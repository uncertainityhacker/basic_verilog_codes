==> flow/design.v <==
`timescale 1ns / 1ps
module Counter_15bit(
    input clk,
    input rst,
    input en,
    output [15:0] out
    );
    integer count;
    assign out = count; 
    always @(posedge clk) begin
        if(rst) count =0;
        else begin
            if(en == 1) begin
                count = count + 1;
            end
        end
    end
endmodule
======== From RTL to reports: Counter_15bit ========
The steps from the RTL of Counter_15bit to its reports follow in flow order.
Lines are those of the file above, counted from 1.
Operators: Yosys type, input widths -> output width; for muxes data width and select width s.
Library cell names are shortened.
Not given: --
inputs
  design top .............................. Counter_15bit
  clock input ............................. clk
  cell library ............................ sky130hd
  library corner .......................... tt_025C_1v80

======== After elaboration ========
Source: Yosys, flattened and elaborated, memories not mapped. Widths are those after wreduce; folded enables and synchronous resets count as part of the registers. Registers that Yosys merges into a memory's read port (data or address) are not register bits. Print and check cells do not count. Equal cells are merged and count once.
storage and ports
  register bits after elaboration ......... 32
  output and inout port bits .............. 16
  elaborated cells ........................ 2
  input port bits ......................... 3
cells by class
  $add $sub $neg .......................... 1
operators with widths
  cell                   count
  $add 32x2->32 const B  1

======== Longest topological paths ========
Depth = most cells in a row (Yosys ltp): at word level without a register or memory, in the mapped netlist without a sequential cell, where the memories' decode and read muxes count.
logic depth
  word-level depth ........................ 1
  ABC_AREA ................................ 0
  gate-level depth with buffers ........... 5
  depth with buffers taken out ............ 5

======== Synthesis result ========
The flow's flattened synthesis, as Yosys stat reports it; memories are mapped. The netlist is that of the ABC_AREA named above (0 if unset); the other value can give another one.
mapped netlist
  sequential area ......................... 320.3 µm²
  chip area (Yosys) ....................... 734.5 µm²
  mapped flip-flops ....................... 16
  cells in the netlist .................... 79
  buffers ................................. 3
cells by type
  cell type  count  area in all (µm²)
  dfxtp_1    16     320.307
  xnor2_1    7      61.309
  nor2_1     14     52.55
  xor2_1     6      52.55
  nand4_1    5      31.28
  nand4_4    1      21.27
  nand3_1    4      20.019
  nor4_1     3      18.768
  nand2_1    4      15.014
  ha_1       1      12.512
  nand4_2    1      12.512
  nor4_2     1      12.512
  and3_4     1      11.261
  and4_4     1      11.261
  a21oi_1    2      10.01
  mux2i_1    1      10.01
  nor3_1     2      10.01
  buf_4      1      7.507
Not listed: further types 7, cells in them 8.

======== Path before layout ========
Source: OpenSTA report_checks on the synthesized netlist (no wires, ideal clock, input and output delay 20% of the period each), path of least setup slack; recovery checks are left aside. Register names are those of the netlist, which keeps one name where synthesis merged equal registers.
timing path post-synthesis
  kind .................................... flip-flop to flip-flop
  start point ............................. register count[0]
  end point ............................... register count[14]
  time at the first pin ................... 0.000 ns
  buffers on the path ..................... 0
  clock period ............................ 1.4 ns
  library setup time ...................... 0.128 ns
  arrival ................................. 1.386 ns
  stages on the path ...................... 6
  slack ................................... -0.114 ns
  required time ........................... 1.272 ns
  delay of the path ....................... 1.514 ns
  period reached after synthesis .......... 1.514 ns
"delay of the path" = arrival - input delay + setup time.
"stages on the path": output pins that drive a net of the path, with the launching flip-flop's if there is one; two outputs of one cell count as two.
"period reached after synthesis" = period - worst setup slack (recovery checks aside). The figure is calculated, with input and output delays left at 20% of the set period.
Between the ends stands the longest chain of elaborated cells between them, by number of cells; it is not shown to be the way that was timed. Of several equally long chains one is given.
Each line given opens the expression or statement behind the cell; cells for indexed reads and writes are added by Yosys, which also makes memories of some case tables.
between the ends, post-synthesis
  path through ............................ dfxtp_1 > ha_1 > nand4_2 > nor4_1 > xnor2_1 > nor2_1
  cells in the longest elaborated chain ... 1
  elaborated cells on any way between the ends .. 1
  RTL lines with such cells ............... 1
  classes of those cells .................. 1 x add/sub
ends and longest elaborated chain, post-synthesis
  item                RTL line  text
  start: declaration  8         integer count;
  start: assignment   11        if(rst) count =0;
  start: assignment   14        count = count + 1;
  $add 32x2->32       14
  end: assignment     11
  end: assignment     14
  end: declaration    8

======== Timing after layout ========
Path of least setup slack in the final report of run 2 (OpenROAD, finished layout, wires in). Where an end is a register, its clock arrival counts in the times.
timing path after layout
  kind .................................... flip-flop to flip-flop
  start point ............................. register count[7]
  end point ............................... register count[15]
  buffers on the path ..................... 0
  arrival ................................. 1.53 ns
  time at the first pin ................... 0.28 ns
  slack ................................... 0.46 ns
  clock period ............................ 1.77 ns
  library setup time ...................... 0.06 ns
  required time ........................... 1.99 ns
  stages on the path ...................... 4
Between the ends stands the longest chain of elaborated cells between them, by number of cells; it is not shown to be the way that was timed. Of several equally long chains one is given.
between the ends, after layout
  path through ............................ dfxtp_4 > nand4_4 > or4_4 > a21oi_2
  cells in the longest elaborated chain ... 1
  elaborated cells on any way between the ends .. 1
  RTL lines with such cells ............... 1
  classes of those cells .................. 1 x add/sub
ends and longest elaborated chain, after layout
  item                RTL line  text
  start: declaration  8         integer count;
  start: assignment   11        if(rst) count =0;
  start: assignment   14        count = count + 1;
  $add 32x2->32       14
  end: assignment     11
  end: assignment     14
  end: declaration    8

==> results <==
Flow measurements of Counter_15bit on sky130hd: 2 stored runs with different settings, listed in no order. Input and output delays are each 20% of the period that was set; the output load is 0.01 pF.
By "reached clock period" is meant the clock period of the run minus its worst setup slack. This is arithmetic on one report: input and output delays are still those of the set period (20% each).
"time of the worst setup path" = time allowed to the worst setup path (clock period - input delay - output delay, where it has them) - its slack; a late launch clock adds to it, a late capture clock takes from it.

---- run 1 ----
settings
  period_ns = 2.05
  CORE_UTILIZATION = 60
  SETUP_SLACK_MARGIN = 0.53
  PLACE_DENSITY_LB_ADDON = 0.29
  CELL_PAD_IN_SITES_GLOBAL_PLACEMENT = 0
  CELL_PAD_IN_SITES_DETAIL_PLACEMENT = 2
  TNS_END_PERCENT = 70
  GPL_TIMING_DRIVEN = 1
  SLEW_MARGIN = 35
  MIN_ROUTING_LAYER = met1
  CAP_MARGIN = 20
  CORE_MARGIN = 2
results
  unfinished; error DPL-0033 in placement

---- run 2 ----
settings
  period_ns = 1.77
  SETUP_SLACK_MARGIN = 0.52
  CAP_MARGIN = 20
  CORE_MARGIN = 2
  CORE_UTILIZATION = 40
  SLEW_MARGIN = 20
results
  full die area ........................... 2194.9 µm²
  reached clock period .................... 1.305 ns
  synthesis area .......................... 734.5 µm²
  worst slack on setup checks ............. 0.465 ns
  standard-cell area after layout ......... 1124.8 µm²
  time of the worst setup path ............ 1.31 ns
  worst setup path type ................... flip-flop to flip-flop
  post-route setup TNS .................... 0.000 ns
  post-layout utilization ................. 65.1 %
